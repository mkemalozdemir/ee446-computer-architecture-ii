==> flow/design.v <==
module Register_reset#(
     parameter WIDTH=8)
    (
	  input  clk, reset,
	  input	[WIDTH-1:0] DATA,
	  output reg [WIDTH-1:0] OUT
    );
initial begin
	OUT<=0;
end
always@(posedge clk) begin
	if (reset == 1'b1)
		OUT<={WIDTH{1'b0}};		
	else	
		OUT<=DATA;
end
endmodule	 
module Controller
	(
		input clk, reset,
		input [31:0] Instruction,
		input CO,OVF,N,Z,
		input FlushE,
		output shift_controlE, BLD, BLW, BXE,
		output PCSrcW, BranchTakenE, ALUSrcE, MemtoRegW, CarryIN,
		output [1:0] RegSrcD, ImmSrcD,
		output RegWriteW, RegWriteM, MemWriteM,
		output [3:0]ALUControlE,
		output [4:0] shamtE,
		output [4:0] rotE,
		output PCSrcD,PCSrcE,PCSrcM,
		output MemtoRegE
	);
	wire [1:0] Op;
	wire [5:0] Funct;
	wire [3:0] Cond, Rd;
	wire BranchD, RegWriteD, MemWriteD, MemtoRegD, ALUSrcD, FlagWriteD, BXD;
	wire [3:0] ALUControlD;
	wire [4:0] shamtD, rotD;
	wire shift_controlD, ALUOp;
	wire BranchE, RegWriteE, MemWriteE, FlagWriteE, CondEx, BLE;
	wire PCSrcEE, RegWriteEE, MemWriteEE;
	wire [3:0] FlagsE, CondE, Flags;
	wire MemtoRegM, BLM;
	assign BXD = (Instruction[27:4] == 24'b000100101111111111110001) & (Instruction[0] == 0);  
	assign BLD = (Op == 2'b10) & (Funct[4]);	 
	assign shamtD = Instruction[11:7];
	assign rotD = (({1'b0,Instruction[11:8]} << 1));
	assign shift_controlD = ((Op == 2'b00) & (Funct[5] == 1));
	assign Op = Instruction[27:26];
	assign Funct = Instruction[25:20];
	assign Cond = Instruction[31:28];
	assign Rd = Instruction[15:12];
	assign RegSrcD[1] = (Op == 2'b01);
	assign RegSrcD[0] = (Op == 2'b10); 
	assign ImmSrcD = Op;
	assign ALUOp = (Op == 2'b00);
	assign PCSrcD = ((Rd == 15) & RegWriteD & (~BXD));	 
	assign BranchD = (Op == 2'b10) | BXD;	 
	assign RegWriteD = (Op == 2'b00) | ((Op == 2'b01) & (Funct[0])) | ((Op == 2'b10) & (Funct[4]));
	assign MemWriteD = (Op == 2'b01) & (Funct[0] == 0);
	assign MemtoRegD = (Op == 2'b01) & (Funct[0]);
	assign ALUControlD = ALUOp ? Funct[4:1] : 4'b0100;
	assign ALUSrcD = ((Op == 2'b00) & Funct[5]) | (Op == 2'b01) | (Op == 2'b10);
	assign FlagWriteD = (Op == 2'b00) & Funct[0];
	Register_reset#(.WIDTH(1)) EPR_BXE
	(
		.clk(clk), 
		.reset(reset | FlushE),
		.DATA(BXD),
		.OUT(BXE)
	);	
	Register_reset#(.WIDTH(1)) EPR_BLE
	(
		.clk(clk), 
		.reset(reset | FlushE),
		.DATA(BLD),
		.OUT(BLE)
	);	
	Register_reset#(.WIDTH(5)) EPR_shamtE
	(
		.clk(clk), 
		.reset(reset | FlushE),
		.DATA(shamtD),
		.OUT(shamtE)
	);
	Register_reset#(.WIDTH(5)) EPR_rotE
	(
		.clk(clk), 
		.reset(reset | FlushE),
		.DATA(rotD),
		.OUT(rotE)
	);
	Register_reset#(.WIDTH(1)) EPR_shift_controlE
	(
		.clk(clk), 
		.reset(reset | FlushE),
		.DATA(shift_controlD),
		.OUT(shift_controlE)
	);	
	Register_reset#(.WIDTH(1)) EPR_PCSrcE
	(
		.clk(clk), 
		.reset(reset | FlushE),
		.DATA(PCSrcD),
		.OUT(PCSrcE)
	);
	Register_reset#(.WIDTH(1)) EPR_BranchE
	(
		.clk(clk), 
		.reset(reset | FlushE),
		.DATA(BranchD),
		.OUT(BranchE)
	);
	Register_reset#(.WIDTH(1)) EPR_RegWriteE
	(
		.clk(clk), 
		.reset(reset | FlushE),
		.DATA(RegWriteD),
		.OUT(RegWriteE)
	);
	Register_reset#(.WIDTH(1)) EPR_MemWriteE
	(
		.clk(clk), 
		.reset(reset | FlushE),
		.DATA(MemWriteD),
		.OUT(MemWriteE)
	);
	Register_reset#(.WIDTH(1)) EPR_MemtoRegE
	(
		.clk(clk), 
		.reset(reset | FlushE),
		.DATA(MemtoRegD),
		.OUT(MemtoRegE)
	);
	Register_reset#(.WIDTH(4)) EPR_ALUControlE
	(
		.clk(clk), 
		.reset(reset | FlushE),
		.DATA(ALUControlD),
		.OUT(ALUControlE)
	);
	Register_reset#(.WIDTH(1)) EPR_ALUSrcE
	(
		.clk(clk), 
		.reset(reset | FlushE),
		.DATA(ALUSrcD),
		.OUT(ALUSrcE)
	);
	Register_reset#(.WIDTH(4)) EPR_FlagsE
	(
		.clk(clk), 
		.reset(reset | FlushE),
		.DATA(Flags),
		.OUT(FlagsE)
	);
	Register_reset#(.WIDTH(1)) EPR_FlagsWriteE
	(
		.clk(clk), 
		.reset(reset | FlushE),
		.DATA(FlagWriteD),
		.OUT(FlagWriteE)
	);
	Register_reset#(.WIDTH(4)) EPR_CondE
	(
		.clk(clk), 
		.reset(reset | FlushE),
		.DATA(Cond),
		.OUT(CondE)
	);
	assign Flags = FlagWriteE ? {N,Z,CO,OVF} : FlagsE;
	assign CondEx = ((CondE == 0) & (FlagsE[2] == 1)) | ((CondE == 1) & (FlagsE[2] == 0)) | (CondE == 14);
	assign CarryIN = Flags[1];
	assign PCSrcEE = PCSrcE & CondEx;
	assign BranchTakenE = BranchE & CondEx;
	assign RegWriteEE = RegWriteE & CondEx;
	assign MemWriteEE = MemWriteE & CondEx;
	Register_reset#(.WIDTH(1)) EPR_BLM
	(
		.clk(clk), 
		.reset(reset),
		.DATA(BLE),
		.OUT(BLM)
	);	
	Register_reset#(.WIDTH(1)) EPR_PCSrcM
	(
		.clk(clk), 
		.reset(reset),
		.DATA(PCSrcEE),
		.OUT(PCSrcM)
	);
	Register_reset#(.WIDTH(1)) EPR_RegWriteM
	(
		.clk(clk), 
		.reset(reset),
		.DATA(RegWriteEE),
		.OUT(RegWriteM)
	);	
	Register_reset#(.WIDTH(1)) EPR_MemWriteM
	(
		.clk(clk), 
		.reset(reset),
		.DATA(MemWriteEE),
		.OUT(MemWriteM)
	);
	Register_reset#(.WIDTH(1)) EPR_MemtoRegM
	(
		.clk(clk), 
		.reset(reset),
		.DATA(MemtoRegE),
		.OUT(MemtoRegM)
	);
	Register_reset#(.WIDTH(1)) EPR_BLW
	(
		.clk(clk), 
		.reset(reset),
		.DATA(BLM),
		.OUT(BLW)
	);	
	Register_reset#(.WIDTH(1)) EPR_PCSrcW
	(
		.clk(clk), 
		.reset(reset),
		.DATA(PCSrcM),
		.OUT(PCSrcW)
	);
	Register_reset#(.WIDTH(1)) EPR_RegWriteW
	(
		.clk(clk), 
		.reset(reset),
		.DATA(RegWriteM),
		.OUT(RegWriteW)
	);
	Register_reset#(.WIDTH(1)) EPR_MemtoRegW
	(
		.clk(clk), 
		.reset(reset),
		.DATA(MemtoRegM),
		.OUT(MemtoRegW)
	);
endmodule	
Step by step through the tools: Controller:

The steps from the RTL of Controller to its reports follow in flow order.
Lines are those of the file above, counted from 1.
Library cell names are shortened.
A cell with -- has no value.

* top module: Controller
* clock input: clk
* library: sky130hd
* timing corner: tt_025C_1v80

Elaborated design:

Counts by Yosys on the flattened word-level netlist (proc, flatten, opt, wreduce; memories kept). Register bits leave out memories and registers merged into their read ports (data or address). Print and check cells are left out. Cells with the same type and inputs are merged into one.

* bits in registers: 39
* input bits: 39
* elaborated cells: 64

* equality and inequality tests: 6
* multiplexer cells: 2
* bitwise operators: 27
* reductions and logical operators: 3

Operators with widths (count)
* equality test 24 x 21 -> 1 bit (second input constant): 1
* bitwise AND 1 bit: 14
* bitwise OR 1 bit: 8
* equality test 4 bit (second input constant): 2
* inverter 1 bit: 5
* equality test 4 x 1 -> 1 bit (second input constant): 1
* zero test 4 bit: 1
* two-way mux 3 bit: 1
* equality test 2 x 1 -> 1 bit (second input constant): 1
* equality test 2 bit (second input constant): 1
* zero test 2 bit: 1
* OR reduction 2 bit: 1
* two-way mux 2 bit: 1

Longest topological paths:

Longest topological path by Yosys (ltp), each cell counted once; first at word level (registers and memories cut), then after technology mapping (sequential cells cut; the memories' decode and read muxes count).

* depth in word-level cells: 6
* ABC_AREA: 0
* mapped depth: 5

Netlist:

Yosys stat after the flow's synthesis: flattened, memories mapped to cells. It holds for the ABC_AREA given above (unset counts as 0); a run with the other value may have another netlist.
The area totals of this step are shown rounded.

* cells in the netlist: 110
* cell area after synthesis: 1200 µm²
* sequential area: 681 µm²
* mapped flip-flops: 34
* buffers: 11

Cell types
* dfxtp_1: count 34, total area 680.653 µm²
* and2_1: count 18, total area 112.608 µm²
* buf_4: count 7, total area 52.55 µm²
* nor2b_1: count 8, total area 50.048 µm²
* nor3_4: count 2, total area 32.531 µm²
* nor2_1: count 7, total area 26.275 µm²
* and4bb_2: count 2, total area 25.024 µm²
* buf_6: count 2, total area 22.522 µm²
* and4b_1: count 2, total area 20.019 µm²
* nor3_1: count 4, total area 20.019 µm²
* nor4_1: count 3, total area 18.768 µm²
* nand4_2: count 1, total area 12.512 µm²
* mux2_2: count 1, total area 11.261 µm²
* a21oi_1: count 2, total area 10.01 µm²
* mux2i_1: count 1, total area 10.01 µm²
* nand3_1: count 2, total area 10.01 µm²
* nor3_2: count 1, total area 10.01 µm²
* a2bb2oi_1: count 1, total area 8.758 µm²

Not listed: further types 11, cells in them 12.
The figures by module come from a second, unflattened synthesis with its own total; it is not the netlist above.

* cells (unflattened synthesis): 131
* area total of the unflattened synthesis: 1560 µm²

Rows give one instance, submodules left out.

Modules
* Register_reset (WIDTH=1): instances 19, cells 2, area 33.8 µm²
* Controller: instances 1, cells 49, area 337 µm²
* Register_reset (WIDTH=4): instances 3, cells 8, area 105 µm²
* Register_reset (WIDTH=5): instances 2, cells 10, area 131 µm²

Path before layout:

OpenSTA on the mapped netlist: ideal clock, no wires. The path of least setup slack (recovery checks aside). Input and output delay are each 20% of the period. Register names are those of the netlist, which keeps one name where synthesis merged equal registers.

* kind: input to output
* from: input port Instruction[25]
* to: output port PCSrcD
* period: 1.08 ns
* output delay: 0.216 ns
* launch time at the first pin: 0.216 ns
* arrival: 0.906 ns
* data required time: 0.864 ns
* setup slack: -0.042 ns
* delay of the path: 0.690 ns
* driving pins on the path: 4
* path buffers: 0
* synthesis period reached: 1.122 ns

"delay of the path" = arrival - input delay + setup time.
At an output port there is no setup time.
"driving pins on the path": output pins that drive a net of the path, with the launching flip-flop's if there is one; two outputs of one cell count as two.
"synthesis period reached" is the clock period less the worst setup slack; recovery checks do not enter. This is arithmetic on one report: input and output delays are still those of the set period (20% each).
The rows between start and end are the longest chain of elaborated cells between them; the timing report does not say that the signal goes this way. Where chains are equally long, one stands for them.
Each line given opens the expression or statement behind the cell; cells for indexed reads and writes are added by Yosys, which also makes memories of some case tables.

* path through: and4bb_2 -> nand3_1 -> nor2_1 -> nor3_1
* length of the longest elaborated chain: 4
* elaborated cells on any way between the ends: 4
* source lines of those cells: 2
* those cells by class: 1 x eq/ne; 3 x logic

Ends and longest elaborated chain, post-synthesis
* start: declaration: RTL line 21 `input [31:0] Instruction,`
* equality test 24 x 21 -> 1 bit: RTL line 45 `assign BXD = (Instruction[27:4] == 24'b000100101111111111110001) & (Instruction[0] == 0);`
* bitwise AND 1 bit: RTL line 45
* inverter 1 bit: RTL line 58 `assign PCSrcD = ((Rd == 15) & RegWriteD & (~BXD));`
* bitwise AND 1 bit: RTL line 58
* end: declaration: RTL line 31 `output PCSrcD,PCSrcE,PCSrcM,`

Worst path after layout:

From the final timing report of entry A: the path of least setup slack in the routed layout; clock arrival at registers is part of the times.

* kind: register to output
* from: register EPR_CondE.OUT[0]
* to: output port BranchTakenE
* period: 0.781 ns
* output delay: 0.16 ns
* launch time at the first pin: 0.28 ns
* arrival: 1.13 ns
* data required time: 0.62 ns
* setup slack: -0.50 ns
* driving pins on the path: 5
* path buffers: 1

The rows between start and end are the longest chain of elaborated cells between them; the timing report does not say that the signal goes this way. Where chains are equally long, one stands for them.

* path through: dfxtp_2 -> xor2_1 -> a2bb2oi_2 -> nor2b_1 -> buf_2
* length of the longest elaborated chain: 5
* elaborated cells on any way between the ends: 8
* source lines of those cells: 2
* those cells by class: 2 x eq/ne; 5 x logic; 1 x reduce/logical

Ends and longest elaborated chain, post-layout
* start: declaration: RTL line 6 `output reg [WIDTH-1:0] OUT`
* start: assignment: RTL line 13 `OUT<={WIDTH{1'b0}};`
* start: assignment: RTL line 15 `OUT<=DATA;`
* zero test 4 bit: RTL line 172 `assign CondEx = ((CondE == 0) & (FlagsE[2] == 1)) | ((CondE == 1) & (FlagsE[2] == 0)) | (CondE == 14);`
* bitwise AND 1 bit: RTL line 172
* bitwise OR 1 bit x2: RTL line 172
* bitwise AND 1 bit: RTL line 175 `assign BranchTakenE = BranchE & CondEx;`
* end: declaration: RTL line 25 `output PCSrcW, BranchTakenE, ALUSrcE, MemtoRegW, CarryIN,`

Flow measurements of Controller on sky130hd: 2 stored runs with different settings, listed in no order. Input and output delays are each 20% of the period that was set; the output load is 0.01 pF.
"achieved clock period" = clock period - worst setup slack. The figure is calculated, with input and output delays left at 20% of the set period.
"worst setup path time": the worst setup path's part of the clock period (all of it between registers, 20% less for each end at a port) less its slack. A launch clock that arrives late makes it longer, a capture clock that arrives late makes it shorter.
By "total power after layout" is meant OpenSTA's value without simulated activity: inputs other than the clock are taken to toggle once in ten clock periods, and the tool carries that through the logic.
Values from the reports are rounded here.

### Entry A

Settings: `period_ns=0.781`, `CORE_UTILIZATION=15`, `PLACE_DENSITY_LB_ADDON=0.06`, `HOLD_SLACK_MARGIN=-0.05`, `CELL_PAD_IN_SITES_DETAIL_PLACEMENT=0`, `GPL_ROUTABILITY_DRIVEN=0`, `CTS_CLUSTER_SIZE=39`, `CTS_CLUSTER_DIAMETER=292`, `SLEW_MARGIN=40`, `CAP_MARGIN=20`, `CORE_MARGIN=2`

- Total power after layout: 3670 uW
- Worst-case hold slack: 0.057 ns
- Chip area in the Yosys report: 1200 µm²
- Worst setup path time: 1.13 ns
- Worst setup path type: register to output
- Achieved clock period: 1.281 ns
- Setup slack of the critical path: -0.500 ns
- Utilization in the final report: 30.0%
- Overall die area: 8750 µm²
- Setup total negative slack: -5.22 ns
- Standard-cell area of the final layout: 2320 µm²

### Entry B

Settings: `period_ns=2.23`, `CORE_UTILIZATION=36`, `SETUP_SLACK_MARGIN=0.67`, `PLACE_DENSITY_LB_ADDON=0.25`, `CORE_MARGIN=10`, `CAP_MARGIN=25`, `MIN_ROUTING_LAYER=met1`, `MAX_ROUTING_LAYER=met5`, `SLEW_MARGIN=20`

- Total power after layout: 1340 uW
- Worst-case hold slack: 0.299 ns
- Chip area in the Yosys report: 1200 µm²
- Worst setup path time: 0.85 ns
- Worst setup path type: input to output
- Achieved clock period: 1.743 ns
- Setup slack of the critical path: 0.487 ns
- Utilization in the final report: 68.1%
- Overall die area: 6050 µm²
- Setup total negative slack: 0.000 ns
- Standard-cell area of the final layout: 2130 µm²
